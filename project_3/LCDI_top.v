==> flow/design.v <==
`timescale 1ns / 1ps
module LCDI(clk, datain, dataout, control);
    input clk;
    input [39:0] datain;
    output [3:0] dataout;
    output [2:0] control;
	 reg [2:0] sel=0;
	 reg [25:0] delay=0;  
	 reg [5:0] state=0;
	 reg [3:0] dataout=0;
	 reg [2:0] control=0;  
	 reg [7:0] DR=0;
	 reg [7:0] MUX=0;
	 reg [4:0] temp=0;
	 always @(sel or datain)
	 case(sel)
	 0:temp = datain[4:0];
	 1:temp = datain[9:5];
	 2:temp = datain[14:10];
	 3:temp = datain[19:15];
	 4:temp = datain[24:20];
	 5:temp = datain[29:25];
	 6:temp = datain[34:30];
	 7:temp = datain[39:35];
	 endcase
	 always @(temp)
	 case(temp)
	 0:MUX = 8'h30;
	 1:MUX = 8'h31;
	 2:MUX = 8'h32;
	 3:MUX = 8'h33;
	 4:MUX = 8'h34;
	 5:MUX = 8'h35;
	 6:MUX = 8'h36;
	 7:MUX = 8'h37;
	 8:MUX = 8'h38;
	 9:MUX = 8'h39;
	 10:MUX = 8'h41; 
	 11:MUX = 8'h42; 
	 12:MUX = 8'h43; 
	 13:MUX = 8'h44; 
	 14:MUX = 8'h45; 
	 15:MUX = 8'h46; 
	 16:MUX = 8'h2E; 
	 17:MUX = 8'h3A; 
	 18:MUX = 8'h2B; 
	 19:MUX = 8'h2D; 
	 20:MUX = 8'h2A; 
	 21:MUX = 8'h2F; 
	 22:MUX = 8'h28; 
	 23:MUX = 8'h29; 
	 24:MUX = 8'h3C; 
	 25:MUX = 8'h3E; 
	 26:MUX = 8'h6D; 
	 27:MUX = 8'h53; 
	 28:MUX = 8'hE4; 
	 29:MUX = 8'hF4; 
	 30:MUX = 8'h3D; 
	 31:MUX = 8'hFE; 
	 endcase
	 always @ (posedge clk)
	 begin
	 case(state)
	 0:begin delay <= 750_000; state<= 1;control <= 0;    end
	 1:begin 
	   if(delay==0)begin state <= 2; delay<=12; dataout<= 4'h3; control<=3'h4; end
		else delay <= delay -1; 
		end
	 2:begin if(delay==0)begin delay <= 205_000; state<= 3;control <= 0; end
	   else delay <= delay -1 ; 
		end
	 3:begin 
	   if(delay==0)begin state <= 4; delay<=12; dataout<= 4'h3; control<=3'h4; end
		else delay <= delay -1; 
		end
	 4:begin if(delay==0)begin delay <= 5_000; state<= 5;control <= 0; end
	   else delay <= delay -1 ; 
		end
	 5:begin 
	   if(delay==0)begin state <= 6; delay<=12; dataout<= 4'h3; control<=3'h4; end
		else delay <= delay -1; 
		end
	 6:begin if(delay==0)begin delay <= 2_000; state<= 7;control <= 0; end
	   else delay <= delay -1 ; 
		end
	 7:begin 
	   if(delay==0)begin state <= 8; delay<=12; dataout<= 4'h2; control<=3'h4; end
		else delay <= delay -1; 
		end
	 8:begin if(delay==0)begin delay <= 2_000; state<= 9;control <= 0; end
	   else delay <= delay -1 ; 
		end
	 9:begin 
	   if(delay==0)begin state <= 10;sel <= 4; end
		else delay <= delay -1; 
		end
	10:begin  case(sel)
	                0: begin state <= 20; delay <= 82_000; end
						 1: begin state <= 11; DR <= 8'h01; end
						 2: begin state <= 11; DR <= 8'h0C; end
						 3: begin state <= 11; DR <= 8'h06; end
						 4: begin state <= 11; DR <= 8'h28; end 		 
				 default: state <= 0 ;
				 endcase end
	11:begin state <= 12; control <= 0; dataout <= DR[7:4]; delay <= 2; sel <= sel -1; end
	12:begin if(delay==0)begin delay <= 12; state<= 13; control<=3'h4; end
	         else delay <= delay -1 ;end
	13:begin if(delay==0)begin delay <= 2; state<= 14; control<=0; end
	         else delay <= delay -1 ; end
	14:begin if(delay==0)begin delay <= 50 ; state<= 15; end
	         else delay <= delay -1 ; end
	15:begin if(delay==0)begin state <= 16; control <= 0; dataout <=DR[3:0]; delay <= 2;end
	         else delay <= delay -1 ; end
	16:begin if(delay==0)begin delay <= 12; state<= 17; control<=3'h4; end
	         else delay <= delay -1 ; end
	17:begin if(delay==0)begin delay <= 2; state<= 18; control<=0; end
	         else delay <= delay -1 ; end
	18:begin if(delay==0)begin delay <= 2_000 ; state<= 19; end
	         else delay <= delay -1 ; end
	19:begin if(delay==0)begin state<= 10; end
	         else delay <= delay -1 ; end
	20:begin if(delay==0)begin state<= 21; end
	   else delay <= delay -1 ; 
		end
	21:begin state <= 22;sel <= 8; end
	22:begin state <= 23; DR <=8'h80; end
	23:begin state <= 24; control <= 0; dataout <= DR[7:4]; delay <= 2; sel <= sel -1; end
	24:begin if(delay==0)begin delay <= 12; state<= 25; control<=3'h4; end
	         else delay <= delay -1 ;end
	25:begin if(delay==0)begin delay <= 2; state<= 26; control<=0; end
	         else delay <= delay -1 ; end
	26:begin if(delay==0)begin delay <= 50 ; state<= 27; end
	         else delay <= delay -1 ; end
	27:begin if(delay==0)begin state <= 28; control <= 0; dataout <=DR[3:0]; delay <= 2;end
	         else delay <= delay -1 ; end
	28:begin if(delay==0)begin delay <= 12; state<= 29; control<=3'h4; end
	         else delay <= delay -1 ; end
	29:begin if(delay==0)begin delay <= 2; state<= 30; control<=0; end
	         else delay <= delay -1 ; end
	30:begin if(delay==0)begin delay <= 2_000 ; state<= 31; end
	         else delay <= delay -1 ; end
	31:begin if(delay==0)begin state<= 32; end
	         else delay <= delay -1 ; end
	32:begin state <= 33; DR <= MUX; end
	33:begin state <= 34; control <= 3'b010; dataout <= DR[7:4]; delay <= 2; end
	34:begin if(delay==0)begin delay <= 12; state<= 35; control<=3'b110; end
	         else delay <= delay -1 ;end
	35:begin if(delay==0)begin delay <= 2; state<= 36; control<=3'b010; end
	         else delay <= delay -1 ; end
	36:begin if(delay==0)begin delay <= 50 ; state<= 37;control<=0; end
	         else delay <= delay -1 ; end
	37:begin if(delay==0)begin state <= 38; control <= 3'b010; dataout <=DR[3:0]; delay <= 2;end
	         else delay <= delay -1 ; end
	38:begin if(delay==0)begin delay <= 12; state<= 39; control<=3'b110; end
	         else delay <= delay -1 ; end
	39:begin if(delay==0)begin delay <= 2; state<= 40; control<=3'b010; end
	         else delay <= delay -1 ; end
	40:begin if(delay==0)begin delay <= 2_000 ; state<= 41;control<=0; end
	         else delay <= delay -1 ; end
	41:begin if(delay==0)begin if(sel==0)state<= 42;else begin state<= 32; sel<=sel - 1; end end
	         else delay <= delay -1 ; end
	42:begin state <= 43; delay <= 1_000_000; end
        43:begin if(delay==0)begin state<= 21; end
	         else delay <= delay -1 ; end	
	default: state <= 0;
	endcase
	 end
endmodule
`timescale 1ns / 1ps
module LCDI_top(CLK, dataout, control);
    input CLK;
    output [3:0] dataout;
    output [2:0] control;
    LCDI LCDIm( .clk( CLK ), .datain( 40'h123456789A ), .dataout( dataout ), .control( control ) );
endmodule
==> From RTL to reports: LCDI_top <==
Tool output for the design above, in the order of the flow.
Lines are those of the file above, counted from 1.
Cell names lack the library's common part.
{ "setup": {"design": "LCDI_top", "clk_port": "CLK", "lib": "sky130hd", "lib_corner": "tt_025C_1v80"} }

==> Elaborated design <==
Counts by Yosys on the flattened word-level netlist (proc, flatten, opt, wreduce; memories kept). Register bits leave out memories and registers merged into their read ports (data or address). Print and check cells are left out. Cells with the same type and inputs are merged into one.
Yosys's memory passes give these memory sizes; they may raise the number of words (mostly to a power of two), join words into wider ones and drop unused or constant bits.
{ "op_classes": {"cmp": 0, "mux": 60, "n_eq": 94, "n_mul": 0, "addsub": 2, "logic": 0, "n_shift": 0, "div": 0, "n_reduce_logical": 32} }
{ "op_table": {"columns": ["cell", "n"], "rows": [
  ["26-bit parallel mux with 11-bit select", 1],
  ["6-bit parallel mux with 42-bit select", 1],
  ["26-bit two-way mux", 8],
  ["6-bit two-way mux", 33],
  ["6-bit by 5-bit equality test with 1-bit output (second input constant)", 16],
  ["2-bit by 1-bit != test with 1-bit output (second input constant)", 41],
  ["6-bit equality test (second input constant)", 12],
  ["6-bit by 4-bit equality test with 1-bit output (second input constant)", 8],
  ["39-bit nonzero test", 1],
  ["5-bit parallel mux with 7-bit select", 1],
  ["33-bit AND reduction", 1],
  ["8-bit parallel mux with 4-bit select", 1],
  ["27-bit nonzero test", 1],
  ["26-bit by 1-bit subtractor with 26-bit output (second input constant)", 1],
  ["26-bit zero test", 1],
  ["6-bit by 3-bit equality test with 1-bit output (second input constant)", 4],
  ["8-bit parallel mux with 3-bit select", 1],
  ["3-bit OR reduction", 6],
  ["3-bit parallel mux with 6-bit select", 1],
  ["3-bit two-way mux", 6],
  ["4-bit parallel mux with 4-bit select", 1],
  ["4-bit two-way mux", 4],
  ["12-bit OR reduction", 1],
  ["3-bit equality test (second input constant)", 4],
  ["6-bit by 2-bit equality test with 1-bit output (second input constant)", 2],
  ["3-bit parallel mux with 4-bit select", 1],
  ["10-bit OR reduction", 1],
  ["2-bit OR reduction", 5]
]} }
Other operator kinds: 21; their cells: 24.
{ "bits": {"elab_cells": 195, "inputBits": 1, "mem_bits_ro": 256, "memories": 1, "clocked_rd_ports_x_width": 0, "mem_bits_rw": 0, "output_inout_bits": 7, "regBits": 50, "latch_bits": 0} }
{ "mem_list": {"columns": ["name", "words", "word_bits", "read_ports", "wr", "line", "text"], "rows": [
  ["(no name shown)", 32, 8, 1, 0, 27, "case(temp)"]
]} }

==> Logic depth <==
Yosys ltp: most cells in a row. Word level: on the elaborated netlist, between registers, memories and ports. Mapped: between sequential cells and ports; inverters and the memories' decode and read muxes count.
{ "logic_depth": {"ltp_word": 4, "abc_area": 0, "depth_mapped": 10, "depth_no_buf": 8} }

==> Netlist <==
Yosys stat after the flow's synthesis: flattened, memories mapped to cells. It holds for the ABC_AREA given above (unset counts as 0); a run with the other value may have another netlist.
{ "types": {"columns": ["type", "n", "area_total_um2"], "rows": [
  ["edfxtp_1", 49, 1.47E+03],
  ["a21oi_1", 51, 255.245],
  ["nor2_1", 57, 213.955],
  ["o21ai_0", 38, 190.182],
  ["nand2_1", 41, 153.898],
  ["clkbuf_1", 35, 131.376],
  ["ha_1", 10, 125.12],
  ["xor2_1", 14, 122.618],
  ["nor3_1", 24, 120.115],
  ["xnor2_1", 12, 105.101],
  ["nor2b_1", 16, 100.096],
  ["nand3_1", 15, 75.072],
  ["nand2b_1", 11, 68.816],
  ["a221oi_1", 6, 52.55],
  ["a32oi_1", 6, 52.55],
  ["a211oi_1", 6, 45.043],
  ["o22ai_1", 7, 43.792],
  ["o32ai_1", 5, 43.792]
]} }
Other cell types: 49; their cells: 129.
{ "synth_totals": {"seqArea_um2": 1471.4, "cells": 532, "buf_cells": 46, "ffs": 49, "mapped_area_um2": 4290.4} }
The figures by module come from a second, unflattened synthesis with its own total; it is not the netlist above.
{ "hier_totals": {"hier_cells": 545, "hier_area_um2": 4428.0} }
Rows give one instance, submodules left out.
{ "by_module": {"columns": ["module", "seq_area_um2", "area_um2", "cells", "instances"], "rows": [
  ["LCDI", 1471.4, 4420.5, 543, 1],
  ["LCDI_top", 0.0, 7.5, 2, 1]
]} }

==> Path before layout <==
OpenSTA on the mapped netlist: ideal clock, no wires. The path of least setup slack (recovery checks aside). Input and output delay are each 20% of the period. Register names are those of the netlist, which keeps one name where synthesis merged equal registers.
{ "synth_path": {"kind": "flip-flop to flip-flop", "from": "register LCDIm.state[0]", "to": "register LCDIm.delay[0]", "tclk_ns": 3.66, "driving_pins": 8, "n_path_buf": 1, "path_delay_ns": 3.288, "slack_ns": 0.372, "arrival_time_ns": 2.870, "setup_ns": 0.418, "required_time_ns": 3.242, "t_first_pin_ns": 0.000, "synth_period_reached_ns": 3.288} }
"path_delay_ns" = arrival - input delay + setup time.
"driving_pins": output pins that drive a net of the path, with the launching flip-flop's if there is one; two outputs of one cell count as two.
"synth_period_reached_ns" is the clock period less the worst setup slack; recovery checks do not enter. This is arithmetic on one report: input and output delays are still those of the set period (20% each).
The rows between start and end are the longest chain of elaborated cells between them; the timing report does not say that the signal goes this way. Where chains are equally long, one stands for them.
A line is the first line of the expression or statement that the cell stems from. Yosys adds cells for indexed reads and writes and turns some case tables into memories.
A register here has more assigning lines than the two given.
Only ways into the end's enable, where the timed path ends, are counted here.
{ "synth_via": {"path_cell_list": "edfxtp_1 > clkbuf_1 > clkinv_1 > a32oi_1 > nor2_1 > a21oi_1 > o22ai_1 > a21oi_1", "elab_chain_cells": 4, "cells_between": 47, "lines_between": 1, "cone_classes": "eq/ne (42); reduce/logical (5)"} }
{ "synth_lines": {"columns": ["element", "line", "text"], "rows": [
  ["start, declared", 9, "reg [5:0] state=0;"],
  ["start, assigned", 64, "0:begin delay <= 750_000; state<= 1;control <= 0; end"],
  ["start, assigned", 66, "if(delay==0)begin state <= 2; delay<=12; dataout<= 4'h3; control<=3'h4; end"],
  ["6-bit by 4-bit equality test with 1-bit output", 63, "case(state)"],
  ["6-bit OR reduction", null, null],
  ["2-bit != test", null, null],
  ["3-bit AND reduction", null, null],
  ["end, assigned", 67, "else delay <= delay -1;"],
  ["end, assigned", 70, "else delay <= delay -1 ;"],
  ["end, declared", 8, "reg [25:0] delay=0;"]
]} }

==> Timing after layout <==
Path of least setup slack in the final report of run 1 (OpenROAD, finished layout, wires in). Where an end is a register, its clock arrival counts in the times.
{ "layout_path": {"kind": "flip-flop to flip-flop", "from": "register LCDIm.delay[1]", "to": "register LCDIm.delay[16]", "driving_pins": 9, "arrival_time_ns": 2.69, "required_time_ns": 2.11, "n_path_buf": 0, "setup_ns": 0.25, "slack_ns": -0.57, "t_first_pin_ns": 0.31, "tclk_ns": 2.06} }
The rows between start and end are the longest chain of elaborated cells between them; the timing report does not say that the signal goes this way. Where chains are equally long, one stands for them.
A register here has more assigning lines than the two given.
Ways into the end's enable are left out, as the timed path ends at the data pin.
{ "layout_via": {"path_cell_list": "edfxtp_1 > inv_2 > ha_4 > or4b_4 > nand2b_4 > or4_4 > a21oi_4 > nor2_1 > or3b_1", "elab_chain_cells": 3, "cells_between": 10, "cone_classes": "add/sub (1); mux (8); reduce/logical (1)"} }
{ "layout_lines": {"columns": ["element", "line", "text"], "rows": [
  ["start, declared", 8, "reg [25:0] delay=0;"],
  ["start, assigned", 67, "else delay <= delay -1;"],
  ["start, assigned", 70, "else delay <= delay -1 ;"],
  ["26-bit by 1-bit subtractor with 26-bit output", 164, "else delay <= delay -1 ; end"],
  ["26-bit two-way mux", 163, "43:begin if(delay==0)begin state<= 21; end"],
  ["26-bit parallel mux with 11-bit select", 63, "case(state)"],
  ["end, assigned", 67, null],
  ["end, assigned", 70, null],
  ["end, declared", 8, null]
]} }

## Implementation results

Record of 2 stored runs of the RTL-to-layout flow on LCDI_top, platform sky130hd. The runs are unordered. Constraints: input delay and output delay 20% of the set period each, output load 0.01 pF.
"worst setup path time (ns)" = time allowed to the worst setup path (clock period - input delay - output delay, where it has them) - its slack; a late launch clock adds to it, a late capture clock takes from it.

settings of run 1
{
  "period_ns": 2.06,
  "CAP_MARGIN": 20,
  "CORE_MARGIN": 2,
  "CORE_UTILIZATION": 40,
  "SLEW_MARGIN": 20
}
report of run 1
yosys chip area after synthesis (um^2): 4290.4
finish__design__die__area: 11570.2
finish__design__instance__area__stdcell: 6152.1
finish__timing__setup__ws: -0.571
finish__timing__hold__ws: 0.551
worst setup path time (ns): 2.63
worst setup path kind: flip-flop to flip-flop

settings of run 2
{
  "period_ns": 2.22,
  "CORE_UTILIZATION": 15,
  "SETUP_SLACK_MARGIN": 0.2,
  "PLACE_DENSITY": 0.38,
  "TNS_END_PERCENT": 5,
  "ABC_AREA": 1,
  "SLEW_MARGIN": 30,
  "MIN_ROUTING_LAYER": "met2",
  "CAP_MARGIN": 20,
  "CORE_MARGIN": 2
}
report of run 2
yosys chip area after synthesis (um^2): 4366.7
finish__design__die__area: 30492.1
finish__design__instance__area__stdcell: 6900.4
finish__timing__setup__ws: -0.050
finish__timing__hold__ws: 0.552
worst setup path time (ns): 2.27
worst setup path kind: flip-flop to flip-flop
